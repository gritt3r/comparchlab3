==> flow/design.v <==
module Fiveto32Decoder(Select, Wenable, Load_Out);
input [4:0] Select;
input Wenable;
output reg [31:0] Load_Out;
always@(Select)
if (Wenable == 1)
case(Select)
5'h0 : Load_Out = 32'h00000001;
5'h1 : Load_Out = 32'h00000002;
5'h2 : Load_Out = 32'h00000004;
5'h3 : Load_Out = 32'h00000008;
5'h4 : Load_Out = 32'h00000010;
5'h5 : Load_Out = 32'h00000020;
5'h6 : Load_Out = 32'h00000040;
5'h7 : Load_Out = 32'h00000080;
5'h8 : Load_Out = 32'h00000100;
5'h9 : Load_Out = 32'h00000200;
5'hA : Load_Out = 32'h00000400;
5'hB : Load_Out = 32'h00000800;
5'hC : Load_Out = 32'h000001000;
5'hD : Load_Out = 32'h000002000;
5'hE : Load_Out = 32'h000004000;
5'hF : Load_Out = 32'h000008000;
5'h10 : Load_Out = 32'h00010000;
5'h11 : Load_Out = 32'h00020000;
5'h12 : Load_Out = 32'h00040000;
5'h13 : Load_Out = 32'h00080000;
5'h14 : Load_Out = 32'h00100000;
5'h15 : Load_Out = 32'h00200000;
5'h16 : Load_Out = 32'h00400000;
5'h17 : Load_Out = 32'h00800000;
5'h18 : Load_Out = 32'h01000000;
5'h19 : Load_Out = 32'h02000000;
5'h1A : Load_Out = 32'h04000000;
5'h1B : Load_Out = 32'h08000000;
5'h1C : Load_Out = 32'h10000000;
5'h1D : Load_Out = 32'h20000000;
5'h1E : Load_Out = 32'h40000000;
5'h1F : Load_Out = 32'h80000000;
default: Load_Out = 32'h00000000;
endcase
else
Load_Out <= 0;
endmodule
module Mux32to1 (Reg0,Reg1,Reg2,Reg3,Reg4,Reg5,Reg6,Reg7,Reg8,Reg9,Reg10,Reg11,Reg12,Reg13,Reg14,Reg15,Reg16,Reg17,Reg18,Reg19,Reg20,Reg21,Reg22,Reg23,Reg24,Reg25,Reg26,Reg27,Reg28,Reg29,Reg30,Reg31, Select, Regout);
input [31:0]Reg0, Reg1,Reg2,Reg3,Reg4,Reg5,Reg6,Reg7,Reg8,Reg9,Reg10,Reg11,Reg12,Reg13,Reg14,Reg15,Reg16;
input [31:0]Reg17,Reg18,Reg19,Reg20,Reg21,Reg22,Reg23,Reg24,Reg25,Reg26,Reg27,Reg28,Reg29,Reg30,Reg31;
input [4:0]Select;
output reg [31:0] Regout;
always@(Select)
case(Select)
5'h0: Regout <= Reg0;
5'h1: Regout <= Reg1;
5'h2: Regout <= Reg2;
5'h3: Regout <= Reg3;
5'h4: Regout <= Reg4;
5'h5: Regout <= Reg5;
5'h6: Regout <= Reg6;
5'h7: Regout <= Reg7;
5'h8: Regout <= Reg8;
5'h9: Regout <= Reg9;
5'hA: Regout <= Reg10;
5'hB: Regout <= Reg11;
5'hC: Regout <= Reg12;
5'hD: Regout <= Reg13;
5'hE: Regout <= Reg14;
5'hF: Regout <= Reg15;
5'h10: Regout <= Reg16;
5'h11: Regout <= Reg17;
5'h12: Regout <= Reg18;
5'h13: Regout <= Reg19;
5'h14: Regout <= Reg20;
5'h15: Regout <= Reg21;
5'h16: Regout <= Reg22;
5'h17: Regout <= Reg23;
5'h18: Regout <= Reg24;
5'h19: Regout <= Reg25;
5'h1A: Regout <= Reg26;
5'h1B: Regout <= Reg27;
5'h1C: Regout <= Reg28;
5'h1D: Regout <= Reg29;
5'h1E: Regout <= Reg30;
5'h1F: Regout <= Reg31;
default Regout <= 32'b0;
endcase
endmodule
module Register32bit (Din, Dout, Load, Reset, clk);
input [31:0] Din;
output reg [31:0] Dout;
input Load, Reset, clk;
always@(posedge clk or posedge Reset) begin
if (Reset == 1)
Dout = 0;
else if (Load == 1)
Dout <= Din;
else
Dout <= Dout;
end
endmodule
module RegisterFile32Bits(DataIn,DataA,DataB,RdAddress1,RdAddress2,WrtAddress,clk,Reset,Wenable);
input[31:0]DataIn;
input clk,Reset,Wenable;
input [4:0]RdAddress1,RdAddress2,WrtAddress;
inout [31:0]DataA,DataB;
wire [31:0] Load;
wire [31:0] Dout0;
wire [31:0] Dout1;
wire [31:0] Dout2;
wire [31:0] Dout3;
wire [31:0] Dout4;
wire [31:0] Dout5;
wire [31:0] Dout6;
wire [31:0] Dout7;
wire [31:0] Dout8;
wire [31:0] Dout9;
wire [31:0] Dout10;
wire [31:0] Dout11;
wire [31:0] Dout12;
wire [31:0] Dout13;
wire [31:0] Dout14;
wire [31:0] Dout15;
wire [31:0] Dout16;
wire [31:0] Dout17;
wire [31:0] Dout18;
wire [31:0] Dout19;
wire [31:0] Dout20;
wire [31:0] Dout21;
wire [31:0] Dout22;
wire [31:0] Dout23;
wire [31:0] Dout24;
wire [31:0] Dout25;
wire [31:0] Dout26;
wire [31:0] Dout27;
wire [31:0] Dout28;
wire [31:0] Dout29;
wire [31:0] Dout30;
wire [31:0] Dout31;
Fiveto32Decoder u00 (WrtAddress,Wenable,Load);
Register32bit uu0 (DataIn, Dout0, Load[0], Reset, clk);
Register32bit uu1 (DataIn, Dout1, Load[1], Reset, clk);
Register32bit uu2 (DataIn, Dout2, Load[2], Reset, clk);
Register32bit uu3 (DataIn, Dout3, Load[3], Reset, clk);
Register32bit uu4 (DataIn, Dout4, Load[4], Reset, clk);
Register32bit uu5 (DataIn, Dout5, Load[5], Reset, clk);
Register32bit uu6 (DataIn, Dout6, Load[6], Reset, clk);
Register32bit uu7 (DataIn, Dout7, Load[7], Reset, clk);
Register32bit uu8 (DataIn, Dout8, Load[8], Reset, clk);
Register32bit uu9 (DataIn, Dout9, Load[9], Reset, clk);
Register32bit uu10 (DataIn, Dout10, Load[10], Reset, clk);
Register32bit uu11 (DataIn, Dout11, Load[11], Reset, clk);
Register32bit uu12 (DataIn, Dout12, Load[12], Reset, clk);
Register32bit uu13 (DataIn, Dout13, Load[13], Reset, clk);
Register32bit uu14 (DataIn, Dout14, Load[14], Reset, clk);
Register32bit uu15 (DataIn, Dout15, Load[15], Reset, clk);
Register32bit uu16 (DataIn, Dout16, Load[16], Reset, clk);
Register32bit uu17 (DataIn, Dout17, Load[17], Reset, clk);
Register32bit uu18 (DataIn, Dout18, Load[18], Reset, clk);
Register32bit uu19 (DataIn, Dout19, Load[19], Reset, clk);
Register32bit uu20 (DataIn, Dout20, Load[20], Reset, clk);
Register32bit uu21 (DataIn, Dout21, Load[21], Reset, clk);
Register32bit uu22 (DataIn, Dout22, Load[22], Reset, clk);
Register32bit uu23 (DataIn, Dout23, Load[23], Reset, clk);
Register32bit uu24 (DataIn, Dout24, Load[24], Reset, clk);
Register32bit uu25 (DataIn, Dout25, Load[25], Reset, clk);
Register32bit uu26 (DataIn, Dout26, Load[26], Reset, clk);
Register32bit uu27 (DataIn, Dout27, Load[27], Reset, clk);
Register32bit uu28 (DataIn, Dout28, Load[28], Reset, clk);
Register32bit uu29 (DataIn, Dout29, Load[29], Reset, clk);
Register32bit uu30 (DataIn, Dout30, Load[30], Reset, clk);
Register32bit uu31 (DataIn, Dout31, Load[31], Reset, clk);
Mux32to1 um1(Dout0,Dout1,Dout2,Dout3,Dout4,Dout5,Dout6,Dout7,Dout8,Dout9,Dout10,Dout11,Dout12,Dout13,Dout14,Dout15,Dout16,Dout17,Dout18,Dout19,Dout20,Dout21,Dout22,Dout23,Dout24,Dout25,Dout26,Dout27,Dout28,Dout29,Dout30,Dout31,RdAddress1, DataA);
Mux32to1 um2(Dout0,Dout1,Dout2,Dout3,Dout4,Dout5,Dout6,Dout7,Dout8,Dout9,Dout10,Dout11,Dout12,Dout13,Dout14,Dout15,Dout16,Dout17,Dout18,Dout19,Dout20,Dout21,Dout22,Dout23,Dout24,Dout25,Dout26,Dout27,Dout28,Dout29,Dout30,Dout31,RdAddress2, DataB);
endmodule 
# Step by step through the tools: RegisterFile32Bits
# What the tools print for RegisterFile32Bits, step after step.
# Line numbers count from 1 in the design file above.
# The mark n/a stands for no value.
# inputs
top	RegisterFile32Bits
clock	clk
cell_library	sky130hd
pvt_corner	tt_025C_1v80

# Elaborated design
# Counts by Yosys on the flattened word-level netlist (proc, flatten, opt, wreduce; memories kept). Register bits leave out memories and registers merged into their read ports (data or address); mux counts leave out enables and synchronous resets folded into registers. Print and check cells are left out. Cells with the same type and inputs are merged into one.
# Memory sizes are those after Yosys's memory passes, which may raise the word count (mostly to a power of two), join words into wider ones and drop unused or constant bits.
# bits
regBits	1024
romBits	1024
mem_count	1
in_bits	50
output_inout_bits	64
wordCells	100
# mem_list
memory	size	word_bits	rd	write_ports	line_no	text
(name not given)	32	32	1	0	7	case(Select)
# op_classes
eq_ne	62
muxes	3
n_reduce_logical	2
# ops
cell	count
32-bit parallel mux with 32-bit select	2
5-bit equality test with constant B	32
5-bit by 4-bit equality test with 1-bit output with constant B	16
5-bit by 3-bit equality test with 1-bit output with constant B	8
32-bit 2-to-1 mux	1
5-bit by 2-bit equality test with 1-bit output with constant B	4
5-bit by 1-bit equality test with 1-bit output with constant B	2
5-bit logical NOT	2

# Logic depth
# Longest topological path by Yosys (ltp), each cell counted once; first at word level (registers and memories cut), then after technology mapping (sequential cells cut; the memories' decode and read muxes count).
# depth
word_depth	2
ABC_AREA	0
mapped_depth	10
ltp_nobuf	5

# Synthesis result
# Source: synth_stat.txt of the flow (Yosys; design flattened, memories mapped). It holds for the ABC_AREA given above (unset counts as 0); a run with the other value may have another netlist.
# Totals and module areas in this step are rounded.
# by_type
cell_type	count	type_area_um2
sky130_fd_sc_hd__dfrtp_1	1024	2.56E+04
sky130_fd_sc_hd__mux2_2	1028	1.16E+04
sky130_fd_sc_hd__nand3_1	1299	6.5E+03
sky130_fd_sc_hd__nand4_1	388	2.43E+03
sky130_fd_sc_hd__clkbuf_1	428	1.61E+03
sky130_fd_sc_hd__a22oi_1	210	1.58E+03
sky130_fd_sc_hd__and3_1	71	444.176
sky130_fd_sc_hd__nor4_1	67	419.152
sky130_fd_sc_hd__buf_1	104	390.374
sky130_fd_sc_hd__o32a_1	33	330.317
sky130_fd_sc_hd__buf_2	59	295.283
sky130_fd_sc_hd__a221o_1	29	290.278
sky130_fd_sc_hd__a21oi_1	50	250.24
sky130_fd_sc_hd__or4_1	32	240.23
sky130_fd_sc_hd__nor2_1	60	225.216
sky130_fd_sc_hd__and2_1	29	181.424
sky130_fd_sc_hd__o21ai_0	36	180.173
sky130_fd_sc_hd__a2111oi_0	14	122.618
# Not listed: further types 44, cells in them 196.
# mapped
cell_count	5157
yosys_area_um2	54130
seqArea_um2	25620
ff_cells	1024
n_buf	598
# The figures by module come from a second, unflattened synthesis with its own total; it is not the netlist above.
# hier_totals
cells_unflattened	4963
hier_area_um2	59320
# Rows give one instance, submodules left out.
# by_module
mod	n_inst	n_cells	area_um2	seq_area_um2
Register32bit	32	69	1349	800.8
Mux32to1	2	1354	7960	0.0
Fiveto32Decoder	1	47	234.0	0.0
RegisterFile32Bits	1	0	0.0	0.0

# Path before layout
# OpenSTA on the mapped netlist: ideal clock, no wires. The path of least setup slack (recovery checks aside). Input and output delay are each 20% of the period. Register names are those of the netlist, which keeps one name where synthesis merged equal registers.
# synth_path
path_kind	input -> output
start	input RdAddress1[3]
end	output DataA[12]
tclk_ns	4.24
input_delay_ns	0.848
out_delay_ns	0.848
launch_ns	0.848
arrival_time_ns	2.604
required_ns	3.392
slack_ns	0.788
path_delay_ns	1.756
driving_pins	8
n_path_buf	3
period_less_setup_slack_ns	3.452
# "path_delay_ns" = arrival - input delay + setup time.
# At an output port there is no setup time.
# "driving_pins" counts driving pins, that of a launching flip-flop among them; a cell with two outputs on the path counts twice.
# "period_less_setup_slack_ns" is the clock period less the worst setup slack; recovery checks do not enter. This is arithmetic on one report: input and output delays are still those of the set period (20% each).
# Between the ends stands the longest chain of elaborated cells between them, by number of cells; it is not shown to be the way that was timed. Of several equally long chains one is given.
# Each line given opens the expression or statement behind the cell; cells for indexed reads and writes are added by Yosys, which also makes memories of some case tables.
# synth_via
cell_sequence	sky130_fd_sc_hd__buf_2 > sky130_fd_sc_hd__nor2b_4 > sky130_fd_sc_hd__buf_6 > sky130_fd_sc_hd__and2_1 > sky130_fd_sc_hd__buf_2 > sky130_fd_sc_hd__a221o_1 > sky130_fd_sc_hd__or4_1 > sky130_fd_sc_hd__o32a_1
elab_chain_len	2
cone_cells	33
cone_lines	1
classes_between	eq/ne (31); mux (1); reduce/logical (1)
# synth_rtl
item	line_no	text
from (decl)	103	input [4:0]RdAddress1,RdAddress2,WrtAddress;
5-bit equality test	51	case(Select)
32-bit parallel mux with 32-bit select	51
to (decl)	104	inout [31:0]DataA,DataB;

# Record of 2 stored runs of the RTL-to-layout flow on RegisterFile32Bits, platform sky130hd. The runs are unordered. Constraints: input delay and output delay 20% of the set period each, output load 0.01 pF.
# Settings: -- = not set for that run.
run	period_ns	CORE_UTILIZATION	PLACE_DENSITY_LB_ADDON	CORE_ASPECT_RATIO	CORE_MARGIN	CELL_PAD_IN_SITES_DETAIL_PLACEMENT	GPL_TIMING_DRIVEN	SLEW_MARGIN	CAP_MARGIN	PLACE_DENSITY	CELL_PAD_IN_SITES_GLOBAL_PLACEMENT	TNS_END_PERCENT	CTS_CLUSTER_DIAMETER	MAX_ROUTING_LAYER
flow run 1	2.9	45	0.12	1.27	2	2	0	5	20	--	--	--	--	--
flow run 2	4.81	51	--	--	3	--	0	20	20	0.52	3	55	130	met4
# Flow run 1: unfinished; error DPL-0033 in clock tree synthesis
# Flow run 2: unfinished; error GPL-0301 in placement
